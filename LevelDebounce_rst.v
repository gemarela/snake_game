==> flow/design.v <==
`timescale 1ns / 1ps
module LevelDebounce_rst(clk, 
								 button, 
								 debounce);
	input  	  clk,
				  button;
	output 	  debounce;
	reg [19:0] cntr;
	reg 		  debounce;
	reg 		  button_1;
	reg 		  button_sync;
	always @(posedge clk)
	begin
		button_1 <= button;
		button_sync <= button_1;
	end
	always @(posedge clk )
	begin
		if (button_sync)begin
			cntr = cntr+1;
			if(cntr == 1000000)
			begin
				cntr = 0 ;
				debounce = 1;
			end
		end
		else
		begin
			cntr = 0;
			debounce = 0;
		end		
	end
endmodule
Step by step through the tools: LevelDebounce_rst:

The steps from the RTL of LevelDebounce_rst to its reports follow in flow order.
Lines are those of the file above, counted from 1.
Operators: Yosys type, input widths -> output width; for muxes data width and select width s.
Library cell names are shortened.
The mark n/a stands for no value.

* top module: LevelDebounce_rst
* clock input: clk
* standard-cell library: sky130hd
* library corner: tt_025C_1v80

Elaborated design:

Yosys after proc, flatten, opt, wreduce and memory -nomap, before mapping. Enables and synchronous resets that opt folds into registers are not counted as muxes. Memory bits, and registers merged into a memory's read port (data or address), are not among the register bits. Print and check cells are not counted. Equal cells are merged and count once.

* memory cells: 0
* flip-flop bits (word level): 23
* word-level cells: 8
* output and inout bits: 1
* memory bits (read-only): 0
* clocked read ports x word width: 0
* input port bits: 2
* RAM bits: 0
* bits in latches: 0

* $add $sub $neg: 1
* equal/unequal tests: 1
* bitwise operators: 1
* order comparisons: 0
* shift-type cells: 0
* reductions and logical operators: 1
* div/mod/pow operators: 0
* muxes and demuxes: 0
* $mul: 0

Operators by type and width (count)
* $add 20x1->20 const B: 1
* $eq 20x20->1 const B: 1
* $reduce_or 2->1: 1
* $not 1->1: 1

Depth:

Depth = most cells in a row (Yosys ltp): at word level without a register or memory, in the mapped netlist without a sequential cell, where the memories' decode and read muxes count.

* depth in word-level cells: 3
* ABC_AREA: 0
* mapped depth: 8
* gate-level depth less buffers: 7

Netlist:

Yosys stat after the flow's synthesis: flattened, memories mapped to cells. It holds for the ABC_AREA given above (unset counts as 0); a run with the other value may have another netlist.
The area totals of this step are shown rounded.

* chip area (Yosys): 1190 µm²
* flip-flops: 23
* sequential area: 460 µm²
* standard cells after synthesis: 133
* buffers: 5

Cell types
* dfxtp_1: count 23, total area 460.442 µm²
* xnor2_1: count 10, total area 87.584 µm²
* nor2_1: count 19, total area 71.318 µm²
* xor2_1: count 8, total area 70.067 µm²
* nand3_1: count 10, total area 50.048 µm²
* nand2_1: count 10, total area 37.536 µm²
* nand4_1: count 6, total area 37.536 µm²
* nor3_1: count 7, total area 35.034 µm²
* o41ai_4: count 1, total area 27.526 µm²
* ha_1: count 2, total area 25.024 µm²
* nand4_4: count 1, total area 21.27 µm²
* and2_1: count 3, total area 18.768 µm²
* nor4_1: count 3, total area 18.768 µm²
* o32ai_2: count 1, total area 16.266 µm²
* buf_2: count 3, total area 15.014 µm²
* nor3b_1: count 2, total area 15.014 µm²
* o21a_1: count 2, total area 15.014 µm²
* and3_1: count 2, total area 12.512 µm²

Other cell types: 17; their cells: 20.

Timing after synthesis:

Source: OpenSTA report_checks on the synthesized netlist (no wires, ideal clock, input and output delay 20% of the period each), path of least setup slack; recovery checks are left aside. Register names are those of the netlist, which keeps one name where synthesis merged equal registers.

* path kind: reg2reg
* start point: register cntr[0]
* end point: register cntr[14]
* time at the first pin: 0 ps
* data required time: 3030 ps
* period: 3160 ps
* delay of the path: 2359 ps
* driving pins on the path: 9
* buffers on the path: 1
* arrival: 2229 ps
* slack: 801 ps
* library setup time: 130 ps
* period reached after synthesis: 2359 ps

"delay of the path" = arrival - input delay + setup time.
"driving pins on the path": output pins that drive a net of the path, with the launching flip-flop's if there is one; two outputs of one cell count as two.
"period reached after synthesis" is the clock period less the worst setup slack; recovery checks do not enter. This is arithmetic on one report: input and output delays are still those of the set period (20% each).
The rows between start and end are the longest chain of elaborated cells between them; the timing report does not say that the signal goes this way. Where chains are equally long, one stands for them.
Each line given opens the expression or statement behind the cell; cells for indexed reads and writes are added by Yosys, which also makes memories of some case tables.
At most two assigning lines are given for a register; there are more.

* cells stage by stage: dfxtp_1 ha_1 nand4_1 or3_4 o32ai_2 o211ai_2 o41ai_4 buf_6 nor2_1
* cells in the longest elaborated chain: 3

Ends and longest elaborated chain, post-synthesis
* from (decl): RTL line 8 `reg [19:0] cntr;`
* from (assign): RTL line 20 `cntr = cntr+1;`
* from (assign): RTL line 23 `cntr = 0 ;`
* $add 20x1->20: RTL line 20
* $eq 20x20->1: RTL line 21 `if(cntr == 1000000)`
* $reduce_or 2->1
* to (assign): RTL line 20
* to (assign): RTL line 23
* to (decl): RTL line 8

Timing after layout:

From the final timing report of flow run 1: the path of least setup slack in the routed layout; clock arrival at registers is part of the times.
The path's times are printed in steps of 10 ps; the period is the one set.

* path kind: reg2reg
* start point: register cntr[0]
* end point: register cntr[10]
* period: 1660 ps
* driving pins on the path: 10
* slack: -540 ps
* arrival: 2370 ps
* library setup time: 100 ps
* data required time: 1830 ps
* time at the first pin: 270 ps
* buffers on the path: 2

The rows between start and end are the longest chain of elaborated cells between them; the timing report does not say that the signal goes this way. Where chains are equally long, one stands for them.
At most two assigning lines are given for a register; there are more.

* cells stage by stage: dfxtp_4 ha_4 nand4_1 or3_4 o32ai_4 o211ai_2 o41ai_4 buf_4 buf_4 nor2_1
* cells in the longest elaborated chain: 3

Ends and longest elaborated chain, post-layout
* from (decl): RTL line 8 `reg [19:0] cntr;`
* from (assign): RTL line 20 `cntr = cntr+1;`
* from (assign): RTL line 23 `cntr = 0 ;`
* $add 20x1->20: RTL line 20
* $eq 20x20->1: RTL line 21 `if(cntr == 1000000)`
* $reduce_or 2->1
* to (assign): RTL line 20
* to (assign): RTL line 23
* to (decl): RTL line 8

Wiki page: LevelDebounce_rst / flow data

Measured data: module LevelDebounce_rst, platform sky130hd, 2 stored runs of the flow under differing settings, order arbitrary. Input and output delays are each 20% of the period that was set; the output load is 0.01 pF.
"period reached" = clock period - worst setup slack. The figure is calculated, with input and output delays left at 20% of the set period.
"worst setup path time": the worst setup path's part of the clock period (all of it between registers, 20% less for each end at a port) less its slack. A launch clock that arrives late makes it longer, a capture clock that arrives late makes it shorter.
"power consumption": no workload was simulated; the value follows from the tool's default switching activity.
"worst setup path time" is given in steps of 10 ps.
Values from the reports are rounded here.

### Flow run 1

==> flow/run.sh <==
#!/bin/bash
# the make line also repeats the synthesis and layout settings of config.mk as NAME=value (left out here)
make -C /OpenROAD-flow-scripts/flow DESIGN_CONFIG=/design/flow/config.mk WORK_HOME=/design/flow/orfs CLKGATE_MAP_FILE= finish
==> flow/config.mk <==
export PLATFORM = sky130hd
export DESIGN_NAME = LevelDebounce_rst
export DESIGN_NICKNAME = LevelDebounce_rst
export VERILOG_FILES = /design/flow/design.v
export SDC_FILE = /design/flow/constraint.sdc
export NUM_CORES = 4
export LEC_CHECK = 0
export CAP_MARGIN = 20
export CORE_MARGIN = 2
export CORE_UTILIZATION = 19
export CTS_CLUSTER_DIAMETER = 146
export CTS_CLUSTER_SIZE = 51
export GPL_ROUTABILITY_DRIVEN = 0
export HOLD_SLACK_MARGIN = 0.05
export MIN_ROUTING_LAYER = met2
export SLEW_MARGIN = 5
export TNS_END_PERCENT = 100
==> flow/constraint.sdc <==
create_clock -name core_clock -period 1.66 [get_ports {clk}]
set_input_delay 0.3320 -clock core_clock [delete_from_list [all_inputs] [get_ports {clk}]]
set_output_delay 0.3320 -clock core_clock [all_outputs]
set_load 0.01 [all_outputs]

Results of flow run 1:
- Synthesized cell area: 1190 µm²
- Area inside the die boundary: 6920 µm²
- Standard-cell area after routing: 1850 µm²
- Utilization: 30.8 %
- Smallest setup slack: -536 ps
- Setup total negative slack: -9760 ps
- Post-route worst hold slack: 334 ps
- Power consumption: 0.00102 W
- Period reached: 2196 ps
- Worst setup path time: 2200 ps
- Critical path type: reg2reg

### Flow run 2

==> flow/run.sh <==
#!/bin/bash
# the make line also repeats the synthesis and layout settings of config.mk as NAME=value (left out here)
make -C /OpenROAD-flow-scripts/flow DESIGN_CONFIG=/design/flow/config.mk WORK_HOME=/design/flow/orfs CLKGATE_MAP_FILE= finish
==> flow/config.mk <==
export PLATFORM = sky130hd
export DESIGN_NAME = LevelDebounce_rst
export DESIGN_NICKNAME = LevelDebounce_rst
export VERILOG_FILES = /design/flow/design.v
export SDC_FILE = /design/flow/constraint.sdc
export NUM_CORES = 4
export LEC_CHECK = 0
export CAP_MARGIN = 10
export CELL_PAD_IN_SITES_GLOBAL_PLACEMENT = 0
export CORE_MARGIN = 2
export CORE_UTILIZATION = 46
export GPL_ROUTABILITY_DRIVEN = 1
export GPL_TIMING_DRIVEN = 1
export PLACE_DENSITY_LB_ADDON = 0.03
export SETUP_SLACK_MARGIN = 0.81
export SLEW_MARGIN = 20
==> flow/constraint.sdc <==
create_clock -name core_clock -period 2.74 [get_ports {clk}]
set_input_delay 0.5480 -clock core_clock [delete_from_list [all_inputs] [get_ports {clk}]]
set_output_delay 0.5480 -clock core_clock [all_outputs]
set_load 0.01 [all_outputs]

Results of flow run 2:
- Synthesized cell area: 1190 µm²
- Area inside the die boundary: 3010 µm²
- Standard-cell area after routing: 1590 µm²
- Utilization: 64.8 %
- Smallest setup slack: 591 ps
- Setup total negative slack: 0 ps
- Post-route worst hold slack: 354 ps
- Power consumption: 0.000554 W
- Period reached: 2149 ps
- Worst setup path time: 2150 ps
- Critical path type: reg2reg
